==> flow/design.v <==
module atomic_counters (
  input  wire            clk,
  input  wire            reset,
  input  wire            trig_i,
  input  wire            req_i,
  input  wire            atomic_i,
  output wire            ack_o,
  output wire[31:0]      count_o
);
	wire [63:0] count;
	reg  [63:0] count_q;
	always_ff @(posedge clk or posedge reset)
	if (reset)
		count_q[63:0] <= 64'h0;
	else
		count_q[63:0] <= count;
	reg  [63:0] counter;
	reg  [31:0] counter_32_upp;
	reg  state;
	reg  ack;
	reg  req_i_d;
	reg  out_en;
	reg  load;
	reg  load_d;
	reg  low_or_high;
	wire req_i_posedge;
	localparam FIRST  = 1'd0;
	localparam SECOND = 1'd1; 
	assign ack_o   = ack;
	assign count_o = (!out_en) ? 32'd0 :
					 (low_or_high) ? counter_32_upp : counter[31:0];
	assign req_i_posedge = (req_i && (!req_i_d));
	assign count = (load_d) ? counter : count_q;
	always_ff @(posedge clk or posedge reset) begin
		if (reset) begin 
			counter <= 0;
			load	<= 0;
			load_d	<= 0;
		end else begin
			load 	<= 1;
			load_d  <= load;
			counter <= 	(!load)  ? count : 
						(trig_i) ? counter + 1 : counter;
		end
	end 
	always_ff @(posedge clk or posedge reset) begin 
		if (reset) begin 
			state		   <= 0;
			counter_32_upp <= 0;
			ack		       <= 0;
			req_i_d		   <= 0;
			out_en		   <= 0;
			low_or_high    <= 0;
		end else begin
			ack	    <= req_i;
			req_i_d <= req_i;
			case (state) 
			FIRST : begin 
                if (req_i && atomic_i) begin 	 
                    state     	   <= SECOND;
                    low_or_high    <= 0;
					out_en		   <= 1;
                    counter_32_upp <= counter[63:32];
                end else if (req_i_posedge && (!atomic_i)) begin 
                    state		   <= FIRST; 
                    low_or_high    <= 0;	
                    out_en		   <= 0;
                    counter_32_upp <= 0;
                end else begin
                    state 		   <= FIRST;
                    low_or_high	   <= 0;
					out_en         <= 0;
                    counter_32_upp <= 0;
                end 
			end 
			SECOND : begin 
				state		   <= FIRST;
				if (req_i && (!atomic_i)) begin 
					low_or_high    <= 1;
					out_en		   <= 1;
					counter_32_upp <= counter_32_upp;
				end else if (req_i && atomic_i) begin 
					low_or_high    <= 0;
					out_en		   <= 1;
					counter_32_upp <= counter_32_upp;
				end else begin 
					low_or_high    <= 0;
					out_en		   <= 0;
					counter_32_upp <= counter_32_upp;
				end 
			end
			endcase
		end
	end 
endmodule
# == Step by step through the tools: atomic_counters ==
# What the tools print for atomic_counters, step after step.
# Lines are those of the file above, counted from 1.
# Operators carry their Yosys type and port widths (W data, S select, Z words).
# Cell names lack the library's common part.
# Not given: n/a
# setup
design,atomic_counters
clock_port,clk
lib,sky130hd
lib_corner,tt_025C_1v80

# == Elaborated design ==
# Counts by Yosys on the flattened word-level netlist (proc, flatten, opt, wreduce; memories kept). Register bits leave out memories and registers merged into their read ports (data or address). Print and check cells are left out. Cells with the same type and inputs are merged into one.
# classes
eq_ne,1
addsub,1
reduce_logical,3
n_logic,1
n_mux,13
# ops
cell,count
$mux W64,3
$mux W32,4
$add A64 B1 Y64 const B,1
$pmux W1 S2,3
$mux W1,3
$logic_and A1 B1 Y1,2
$ne A2 B2 Y1 const B,1
$not A1 Y1,1
$logic_not A1 Y1,1
# bits
inputBits,5
out_inout_bits,33
ff_bits,166

# == Longest topological paths ==
# Depth = most cells in a row (Yosys ltp): at word level without a register or memory, in the mapped netlist without a sequential cell, where the memories' decode and read muxes count.
# logic_depth
depth_word,4
abc_area,0
ltp_mapped,8

# == Netlist ==
# The flow's flattened synthesis, as Yosys stat reports it; memories are mapped. The netlist is that of the ABC_AREA named above (0 if unset); the other value can give another one.
# synth_totals
cells,791
area_um2,8239.2
seqArea_um2,4154.0
ff_cells,166
buf_cells,61
# types
cell_type,count
dfrtp_1,166
mux2_2,64
mux2i_1,38
nor2_1,78
a22o_1,32
nor2b_1,32
clkbuf_1,51
xnor2_1,21
nand2_1,43
a21oi_1,32
nand4_1,22
and4_1,15
a31oi_1,19
or4_1,15
nand3_1,21
nor4_1,16
nor3_1,19
o31ai_1,10
# Not listed: further types 27, cells in them 97.

# == Worst setup path after synthesis ==
# Path of least setup slack by OpenSTA after synthesis, without wires, with an ideal clock, recovery checks aside; 20% of the period is set as input and as output delay. Where synthesis merged equal registers, the netlist keeps one of their names.
# synth_path
path_kind,in2reg
startpoint,in trig_i
endpoint,reg counter[57]
required_time_ns,3.176
n_path_buf,2
period_ns,3.27
setup_slack_ns,0.507
t_arrival_ns,2.669
path_delay_ns,2.109
stages,7
setup_time_ns,0.094
synth_period_reached_ns,2.763
# "path_delay_ns" is the arrival time less input delay plus setup time.
# "stages": output pins that drive a net of the path, with the launching flip-flop's if there is one; two outputs of one cell count as two.
# "synth_period_reached_ns" = period - worst setup slack (recovery checks aside). The figure is calculated, with input and output delays left at 20% of the set period.
# The rows between start and end are the longest chain of elaborated cells between them; the timing report does not say that the signal goes this way. Where chains are equally long, one stands for them.
# A line is the first line of the expression or statement that the cell stems from. Yosys adds cells for indexed reads and writes and turns some case tables into memories.
# synth_via
cell_sequence,buf_2 -> nand3_1 -> or4_4 -> clkbuf_1 -> nor4_4 -> mux2_2 -> a211oi_1
elab_chain_len,2
# synth_rtl
item,line_no,source
"start, declared",4,"input  wire            trig_i,"
$mux W64,43,(trig_i) ? counter + 1 : counter;
$mux W64,42,counter <= (!load) ? count :
"end, assigned",36,counter <= 0;
"end, assigned",42,
"end, declared",17,reg [63:0] counter;

# == Path in the finished layout ==
# From the final timing report of flow run 1: the path of least setup slack in the routed layout; clock arrival at registers is part of the times.
# layout_path
path_kind,reg2out
startpoint,reg low_or_high
endpoint,out count_o[12]
n_path_buf,2
setup_slack_ns,0.18
t_arrival_ns,2.16
period_ns,2.92
required_time_ns,2.34
out_delay_ns,0.58
stages,5
# The rows between start and end are the longest chain of elaborated cells between them; the timing report does not say that the signal goes this way. Where chains are equally long, one stands for them.
# At most two assigning lines are given for a register; there are more.
# layout_via
cell_sequence,dfrtp_2 -> buf_12 -> mux2i_1 -> nor2b_1 -> clkdlybuf4s50_1
elab_chain_len,2
# layout_rtl
item,line_no,source
"start, declared",25,reg low_or_high;
"start, assigned",53,low_or_high <= 0;
"start, assigned",61,low_or_high    <= 0;
$mux W32,31,(low_or_high) ? counter_32_upp : counter[31:0];
$mux W32,30,assign count_o = (!out_en) ? 32'd0 :
"end, declared",8,output wire[31:0]      count_o

# Top module atomic_counters; platform sky130hd; tools Yosys and OpenROAD; 2 stored runs in no particular order. Input and output delays are each 20% of the period that was set; the output load is 0.01 pF.
# "period_less_ws_ns" means the clock period less the worst setup slack. The figure is calculated, with input and output delays left at 20% of the set period.
# Settings: - = not set for that run.
run,period_ns,CORE_UTILIZATION,CAP_MARGIN,CORE_MARGIN,SLEW_MARGIN,PLACE_DENSITY,CORE_ASPECT_RATIO,CELL_PAD_IN_SITES_GLOBAL_PLACEMENT,ABC_AREA,GPL_TIMING_DRIVEN,CTS_CLUSTER_DIAMETER,MAX_ROUTING_LAYER,setup_ws_ns,final_util_frac,period_less_ws_ns,die_area_um2,post_synth_area_um2
flow run 1,2.92,41,20,2,20,-,-,-,-,-,-,-,0.178,0.487,2.742,21246.0,8239.2
flow run 2,4.19,32,20,2,20,0.89,0.66,1,1,0,334,met5,0.414,0.381,3.776,28605.7,8717.1
